==> flow/design.v <==
module CORDIC_LUT(N, value);
	input [4:0] N;
	output signed [31:0] value;
	wire signed [31:0] atan_LUT [0:30];
	assign atan_LUT[00] = 32'b00100000000000000000000000000000;  
	assign atan_LUT[01] = 32'b00010010111001000000010100011101;  
	assign atan_LUT[02] = 32'b00001001111110110011100001011011;  
	assign atan_LUT[03] = 32'b00000101000100010001000111010100;  
	assign atan_LUT[04] = 32'b00000010100010110000110101000011;
	assign atan_LUT[05] = 32'b00000001010001011101011111100001;
	assign atan_LUT[06] = 32'b00000000101000101111011000011110;
	assign atan_LUT[07] = 32'b00000000010100010111110001010101;
	assign atan_LUT[08] = 32'b00000000001010001011111001010011;
	assign atan_LUT[09] = 32'b00000000000101000101111100101110;
	assign atan_LUT[10] = 32'b00000000000010100010111110011000;
	assign atan_LUT[11] = 32'b00000000000001010001011111001100;
	assign atan_LUT[12] = 32'b00000000000000101000101111100110;
	assign atan_LUT[13] = 32'b00000000000000010100010111110011;
	assign atan_LUT[14] = 32'b00000000000000001010001011111001;
	assign atan_LUT[15] = 32'b00000000000000000101000101111101;
	assign atan_LUT[16] = 32'b00000000000000000010100010111110;
	assign atan_LUT[17] = 32'b00000000000000000001010001011111;
	assign atan_LUT[18] = 32'b00000000000000000000101000101111;
	assign atan_LUT[19] = 32'b00000000000000000000010100011000;
	assign atan_LUT[20] = 32'b00000000000000000000001010001100;
	assign atan_LUT[21] = 32'b00000000000000000000000101000110;
	assign atan_LUT[22] = 32'b00000000000000000000000010100011;
	assign atan_LUT[23] = 32'b00000000000000000000000001010001;
	assign atan_LUT[24] = 32'b00000000000000000000000000101000;
	assign atan_LUT[25] = 32'b00000000000000000000000000010100;
	assign atan_LUT[26] = 32'b00000000000000000000000000001010;
	assign atan_LUT[27] = 32'b00000000000000000000000000000101;
	assign atan_LUT[28] = 32'b00000000000000000000000000000010;
	assign atan_LUT[29] = 32'b00000000000000000000000000000001;
	assign atan_LUT[30] = 32'b00000000000000000000000000000000;
	assign value = atan_LUT[N];
endmodule
module CORDIC_sin_cos (clock, strobe_in, angle, strobe_out, cos, sin);
	parameter XY_SZ = 16;
	localparam STG = XY_SZ;
	parameter signed [XY_SZ-1:0] Xin = 32000/1.647;
	parameter signed [XY_SZ-1:0] Yin = 0;
	input clock;
	input strobe_in;
	input signed [31:0] angle;
	output strobe_out;
	output signed [XY_SZ:0] cos;
	output signed [XY_SZ:0] sin;
	reg signed [XY_SZ:0] X;
	reg signed [XY_SZ:0] Y;
	reg signed [31:0] Z;
	wire signed [XY_SZ:0] X_;
	wire signed [XY_SZ:0] Y_;
	wire signed [31:0] Z_;
	reg [4:0] N;
	reg state = 0, prev_state = 0;
	reg prev_strobe_in = 0;
	wire signed [31:0] cordic_atan_value;
	CORDIC_LUT CORDIC_atan_LUT(N, cordic_atan_value);
	always @(posedge clock) begin
		prev_strobe_in <= strobe_in;
		prev_state <= state;
		if(!prev_strobe_in & strobe_in) begin
			N<=0;
			state <=1;			
		end
		else if(state) begin
			if(N < STG)
				N<=N+1;
			else
				state <= 0;
		end
	end
	wire [1:0] quadrant = angle[31:30];
	assign X_ = (N!=0)? X : ((quadrant == 2'b01)? -Yin : ((quadrant == 2'b10)? -Yin: Xin));
	assign Y_ = (N!=0)? Y : ((quadrant == 2'b01)? Xin : ((quadrant == 2'b10)? -Xin: Yin));
	assign Z_ = (N!=0)? Z : ((quadrant == 2'b01)? {2'b00,angle[29:0]} : ((quadrant == 2'b10)? {2'b11,angle[29:0]}: angle));
	always @(posedge clock) begin
		if(!prev_strobe_in & strobe_in) begin
			X <= 0;
			Y <= 0;
			Z <= 0;
		end
		else if(state) begin
			if (Z_[31]) begin
				X <= X_ + (Y_ >>> N);
				Y <= Y_ - (X_ >>> N);
				Z <= Z_ + cordic_atan_value;
			end
			else begin
				X <= X_ - (Y_ >>> N);
				Y <= Y_ + (X_ >>> N);
				Z <= Z_ - cordic_atan_value;
			end
		end
	end
	assign cos = X;
	assign sin = Y;
	assign strobe_out = prev_state & !state;
endmodule
* Step by step through the tools: CORDIC_sin_cos
The steps from the RTL of CORDIC_sin_cos to its reports follow in flow order.
Lines are those of the file above, counted from 1.
The mark n/a stands for no value.
- Top :: CORDIC_sin_cos
- Clock :: clock
- Library :: sky130hd
- Timing corner :: tt_025C_1v80

* After elaboration
Counts by Yosys on the flattened word-level netlist (proc, flatten, opt, wreduce; memories kept). Register bits leave out memories and registers merged into their read ports (data or address); mux counts leave out enables and synchronous resets folded into registers. Print and check cells are left out. Cells with the same type and inputs are merged into one.
- Register bits :: 74
- Memories :: 0
- Elaborated cells :: 71
- Word width x clocked read ports :: 0
- Latch bits :: 0
- Input port bits :: 34
- Output and inout port bits :: 35
- Bits in writable memories :: 0
- Memory bits (read-only) :: 0
- Divide/modulo/power cells :: 0
- Reduce/logical cells :: 5
- Mux-type cells :: 15
- Shifts and indexed selects :: 2
- Multipliers :: 0
- Equality and inequality tests :: 32
- Order comparisons :: 1
- Add/subtract/negate cells :: 7
- Bitwise gates (word level) :: 2
** Operators by type and width (number)
- 32-bit case mux with 31-bit select :: 1
- 32-bit two-way mux :: 4
- 17-bit two-way mux :: 6
- 5-bit equality test (second input constant) :: 15
- 5-bit by 4-bit equality test with 1-bit output (second input constant) :: 8
- 17-bit adder :: 2
- 17-bit subtractor :: 2
- 17-bit by 5-bit >>> shifter with 17-bit output :: 2
- 32-bit adder :: 1
- 32-bit subtractor :: 1
- 15-bit two-way mux :: 2
- 5-bit by 3-bit equality test with 1-bit output (second input constant) :: 4
- 5-bit by 2-bit equality test with 1-bit output (second input constant) :: 2
- 5-bit by 1-bit adder with 5-bit output (second input constant) :: 1
- 5-bit by 1-bit equality test with 1-bit output (second input constant) :: 1
- 5-bit < comparator (second input constant) :: 1
- 5-bit zero test :: 1
- 5-bit nonzero test :: 1
- 1-bit AND :: 2
- 1-bit zero test :: 2
- 2-bit by 1-bit equality test with 1-bit output (second input constant) :: 1
- 2-bit equality test (second input constant) :: 1
- 2-bit AND reduction :: 1
- 1-bit two-way mux :: 2

* Depth
Yosys ltp: most cells in a row. Word level: on the elaborated netlist, between registers, memories and ports. Mapped: between sequential cells and ports; inverters and the memories' decode and read muxes count.
- Word-level depth :: 7
- ABC_AREA :: 0
- Gate-level depth with buffers :: 31
- Gate-level depth less buffers :: 25

* Mapped cells and area
The flow's flattened synthesis, as Yosys stat reports it; memories are mapped. The netlist is that of the ABC_AREA named above (0 if unset); the other value can give another one.
- Flip-flops :: 74
- Cell area after synthesis :: 10485.1 µm²
- Mapped cells :: 1498
** Cell types (number)
- sky130_fd_sc_hd__dfxtp_1 :: 74
- sky130_fd_sc_hd__ha_1 :: 76
- sky130_fd_sc_hd__nand2_1 :: 240
- sky130_fd_sc_hd__mux2i_1 :: 67
- sky130_fd_sc_hd__nor2_1 :: 174
- sky130_fd_sc_hd__a21oi_1 :: 113
- sky130_fd_sc_hd__o21ai_0 :: 94
- sky130_fd_sc_hd__xnor2_1 :: 51
- sky130_fd_sc_hd__xor2_1 :: 47
- sky130_fd_sc_hd__mux4_2 :: 17
- sky130_fd_sc_hd__clkbuf_1 :: 69
- sky130_fd_sc_hd__a21o_1 :: 31
- sky130_fd_sc_hd__nand3_1 :: 43
- sky130_fd_sc_hd__mux2_2 :: 15
- sky130_fd_sc_hd__a211oi_1 :: 22
- sky130_fd_sc_hd__a31oi_1 :: 23
- sky130_fd_sc_hd__nor3_1 :: 27
- sky130_fd_sc_hd__inv_1 :: 32
Other cell types: 66; their cells: 283.
The figures by module come from a second, unflattened synthesis with its own total; it is not the netlist above.
- Cells (unflattened synthesis) :: 1478
- Area total of the unflattened synthesis :: 10510.1 µm²
Each row is one instance without its submodules.
** Modules
- CORDIC_sin_cos :: times used 1, cells 1328, sequential area 1481.4 µm², area 9645.5 µm²
- CORDIC_LUT :: times used 1, cells 150, sequential area 0.0 µm², area 864.6 µm²

* Path before layout
OpenSTA on the mapped netlist: ideal clock, no wires. The path of least setup slack (recovery checks aside). Input and output delay are each 20% of the period. Register names are those of the netlist, which keeps one name where synthesis merged equal registers.
- Path kind :: reg2reg
- From :: register N[2]
- To :: register Z[30]
- Stages :: 29
- Setup slack :: 0.436 ns
- Data arrival time :: 6.073 ns
- Data required time :: 6.509 ns
- Delay of the path :: 6.204 ns
- Clock period :: 6.64 ns
- Library setup time :: 0.131 ns
- Synthesis period reached :: 6.204 ns
"delay of the path" = arrival - input delay + setup time.
"stages" counts driving pins, that of a launching flip-flop among them; a cell with two outputs on the path counts twice.
"synthesis period reached" is the clock period less the worst setup slack; recovery checks do not enter. This is arithmetic on one report: input and output delays are still those of the set period (20% each).
The rows between start and end are the longest chain of elaborated cells between them; the timing report does not say that the signal goes this way. Where chains are equally long, one stands for them.
A line is the first line of the expression or statement that the cell stems from. Yosys adds cells for indexed reads and writes and turns some case tables into memories.
A register here has more assigning lines than the two given.
- Cells stage by stage :: sky130_fd_sc_hd__dfxtp_1 > sky130_fd_sc_hd__buf_6 > sky130_fd_sc_hd__clkbuf_1 > sky130_fd_sc_hd__clkbuf_1 > sky130_fd_sc_hd__buf_2 > sky130_fd_sc_hd__clkbuf_1 > sky130_fd_sc_hd__clkbuf_1 > sky130_fd_sc_hd__clkbuf_1 > sky130_fd_sc_hd__and3_1 > sky130_fd_sc_hd__ha_1 > sky130_fd_sc_hd__a21oi_1 > sky130_fd_sc_hd__a21boi_0 > sky130_fd_sc_hd__o311ai_0 > sky130_fd_sc_hd__or3_1 > sky130_fd_sc_hd__nor2_1 > sky130_fd_sc_hd__nor2_1 > sky130_fd_sc_hd__buf_1 > sky130_fd_sc_hd__xor2_1 > sky130_fd_sc_hd__ha_1 > sky130_fd_sc_hd__a21oi_1 > sky130_fd_sc_hd__o21ai_0 > sky130_fd_sc_hd__nand3_1 > sky130_fd_sc_hd__o211ai_1 > sky130_fd_sc_hd__a2111oi_0 > sky130_fd_sc_hd__nor4_1 > sky130_fd_sc_hd__o32ai_1 > sky130_fd_sc_hd__o21ai_0 > sky130_fd_sc_hd__xnor2_1 > sky130_fd_sc_hd__o22ai_1
- Cells in the longest elaborated chain :: 4
- Elaborated cells between the ends (all ways) :: 37
** Ends and longest elaborated chain, post-synthesis
- from (decl) :: line 55 : reg [4:0] N;
- from (assign) :: line 64 : N<=0;
- from (assign) :: line 69 : N<=N+1;
- 5-bit nonzero test :: line 77 : assign Z_ = (N!=0)? Z : ((quadrant == 2'b01)? {2'b00,angle[29:0]} : ((quadrant == 2'b10)? {2'b11,angle[29:0]}: ...
- 32-bit two-way mux :: line 77
- 32-bit subtractor :: line 93 : Z <= Z_ - cordic_atan_value;
- 32-bit two-way mux :: line 85 : if (Z_[31]) begin
- to (assign) :: line 88 : Z <= Z_ + cordic_atan_value;
- to (assign) :: line 93
- to (decl) :: line 51 : reg signed [31:0] Z;

* Path in the finished layout
From the final timing report of run A: the path of least setup slack in the routed layout; clock arrival at registers is part of the times.
- Path kind :: in2reg
- From :: input angle[30]
- To :: register Y[16]
- Data arrival time :: 5.55 ns
- Clock period :: 5.05 ns
- Stages :: 23
- Library setup time :: 0.12 ns
- Data required time :: 5.32 ns
- Setup slack :: -0.23 ns
The rows between start and end are the longest chain of elaborated cells between them; the timing report does not say that the signal goes this way. Where chains are equally long, one stands for them.
A register here has more assigning lines than the two given.
- Cells stage by stage :: sky130_fd_sc_hd__buf_6 > sky130_fd_sc_hd__buf_6 > sky130_fd_sc_hd__inv_12 > sky130_fd_sc_hd__ha_4 > sky130_fd_sc_hd__nand4bb_4 > sky130_fd_sc_hd__a2bb2oi_2 > sky130_fd_sc_hd__mux2_4 > sky130_fd_sc_hd__mux4_2 > sky130_fd_sc_hd__or3b_4 > sky130_fd_sc_hd__or3_1 > sky130_fd_sc_hd__o211ai_1 > sky130_fd_sc_hd__o21ai_1 > sky130_fd_sc_hd__xnor2_1 > sky130_fd_sc_hd__ha_1 > sky130_fd_sc_hd__and3_4 > sky130_fd_sc_hd__a21oi_4 > sky130_fd_sc_hd__o21ai_2 > sky130_fd_sc_hd__o41ai_2 > sky130_fd_sc_hd__o21ai_1 > sky130_fd_sc_hd__a31oi_1 > sky130_fd_sc_hd__xnor3_1 > sky130_fd_sc_hd__mux2i_1 > sky130_fd_sc_hd__nor2_1
- Cells in the longest elaborated chain :: 7
- Elaborated cells between the ends (all ways) :: 15
** Ends and longest elaborated chain, post-layout
- from (decl) :: line 45 : input signed [31:0] angle;
- 2-bit equality test :: line 75 : assign X_ = (N!=0)? X : ((quadrant == 2'b01)? -Yin : ((quadrant == 2'b10)? -Yin: Xin));
- 15-bit two-way mux x2 :: line 75
- 17-bit two-way mux :: line 75
- 17-bit by 5-bit >>> shifter with 17-bit output :: line 92 : Y <= Y_ + (X_ >>> N);
- 17-bit adder :: line 92
- 17-bit two-way mux :: line 85 : if (Z_[31]) begin
- to (assign) :: line 87 : Y <= Y_ - (X_ >>> N);
- to (assign) :: line 92
- to (decl) :: line 50 : reg signed [XY_SZ:0] Y;

--- measured runs ---
Flow measurements of CORDIC_sin_cos on sky130hd: 2 stored runs with different settings, listed in no order. Input and output delays are each 20% of the period that was set; the output load is 0.01 pF.
"period achieved" is the run's clock period less its worst setup slack. It is reckoned from that one timing run; input and output delays stay at 20% of the period that was set.
"time of the worst setup path" is the time allowed to the run's worst setup path (the clock period less input and output delay, where it has them) less its slack. Clock arrival times count: a late capture clock shortens it, a late launch clock lengthens it.

* Run A
** Files
==> flow/run.sh <==
#!/bin/bash
# the make line also repeats the synthesis and layout settings of config.mk as NAME=value (left out here)
make -C /OpenROAD-flow-scripts/flow DESIGN_CONFIG=/design/flow/config.mk WORK_HOME=/design/flow/orfs CLKGATE_MAP_FILE= finish
==> flow/config.mk <==
export PLATFORM = sky130hd
export DESIGN_NAME = CORDIC_sin_cos
export DESIGN_NICKNAME = CORDIC_sin_cos
export VERILOG_FILES = /design/flow/design.v
export SDC_FILE = /design/flow/constraint.sdc
export NUM_CORES = 4
export LEC_CHECK = 0
export ABC_AREA = 0
export CAP_MARGIN = 20
export CORE_ASPECT_RATIO = 0.83
export CORE_MARGIN = 6
export CORE_UTILIZATION = 16
export CTS_CLUSTER_DIAMETER = 113
export GPL_ROUTABILITY_DRIVEN = 1
export PLACE_DENSITY_LB_ADDON = 0.0
export SETUP_SLACK_MARGIN = 0.75
export SLEW_MARGIN = 20
export TNS_END_PERCENT = 100
==> flow/constraint.sdc <==
create_clock -name core_clock -period 5.05 [get_ports {clock}]
set_input_delay 1.0100 -clock core_clock [delete_from_list [all_inputs] [get_ports {clock}]]
set_output_delay 1.0100 -clock core_clock [all_outputs]
set_load 0.01 [all_outputs]
** Results
- Full die area :: 71,845.8 µm²
- Period achieved :: 5.275 ns
- Standard-cell area after routing :: 18,397.6 µm²
- Post-route utilization :: 28.7%
- Yosys chip area after synthesis :: 10,485.1 µm²
- Smallest hold slack :: 0.471 ns
- Setup slack of the worst path :: -0.225 ns
- Time of the worst setup path :: 4.27 ns
- Worst setup path type :: in2reg
- Final setup TNS :: -1.022 ns

* Run B
** Files
==> flow/run.sh <==
#!/bin/bash
# the make line also repeats the synthesis and layout settings of config.mk as NAME=value (left out here)
make -C /OpenROAD-flow-scripts/flow DESIGN_CONFIG=/design/flow/config.mk WORK_HOME=/design/flow/orfs CLKGATE_MAP_FILE= finish
==> flow/config.mk <==
export PLATFORM = sky130hd
export DESIGN_NAME = CORDIC_sin_cos
export DESIGN_NICKNAME = CORDIC_sin_cos
export VERILOG_FILES = /design/flow/design.v
export SDC_FILE = /design/flow/constraint.sdc
export NUM_CORES = 4
export LEC_CHECK = 0
export CAP_MARGIN = 20
export CORE_MARGIN = 2
export CORE_UTILIZATION = 71
export CTS_CLUSTER_SIZE = 27
export MAX_ROUTING_LAYER = met5
export PLACE_DENSITY_LB_ADDON = 0.08
export SETUP_SLACK_MARGIN = -0.35
export SLEW_MARGIN = 20
export TNS_END_PERCENT = 35
==> flow/constraint.sdc <==
create_clock -name core_clock -period 7.49 [get_ports {clock}]
set_input_delay 1.4980 -clock core_clock [delete_from_list [all_inputs] [get_ports {clock}]]
set_output_delay 1.4980 -clock core_clock [all_outputs]
set_load 0.01 [all_outputs]
** Results
- Full die area :: 15,755.3 µm²
- Period achieved :: 7.173 ns
- Standard-cell area after routing :: 11,602.4 µm²
- Post-route utilization :: 80.1%
- Yosys chip area after synthesis :: 10,485.1 µm²
- Smallest hold slack :: 0.468 ns
- Setup slack of the worst path :: 0.317 ns
- Time of the worst setup path :: 5.68 ns
- Worst setup path type :: in2reg
- Final setup TNS :: 0.000 ns
--- end ---
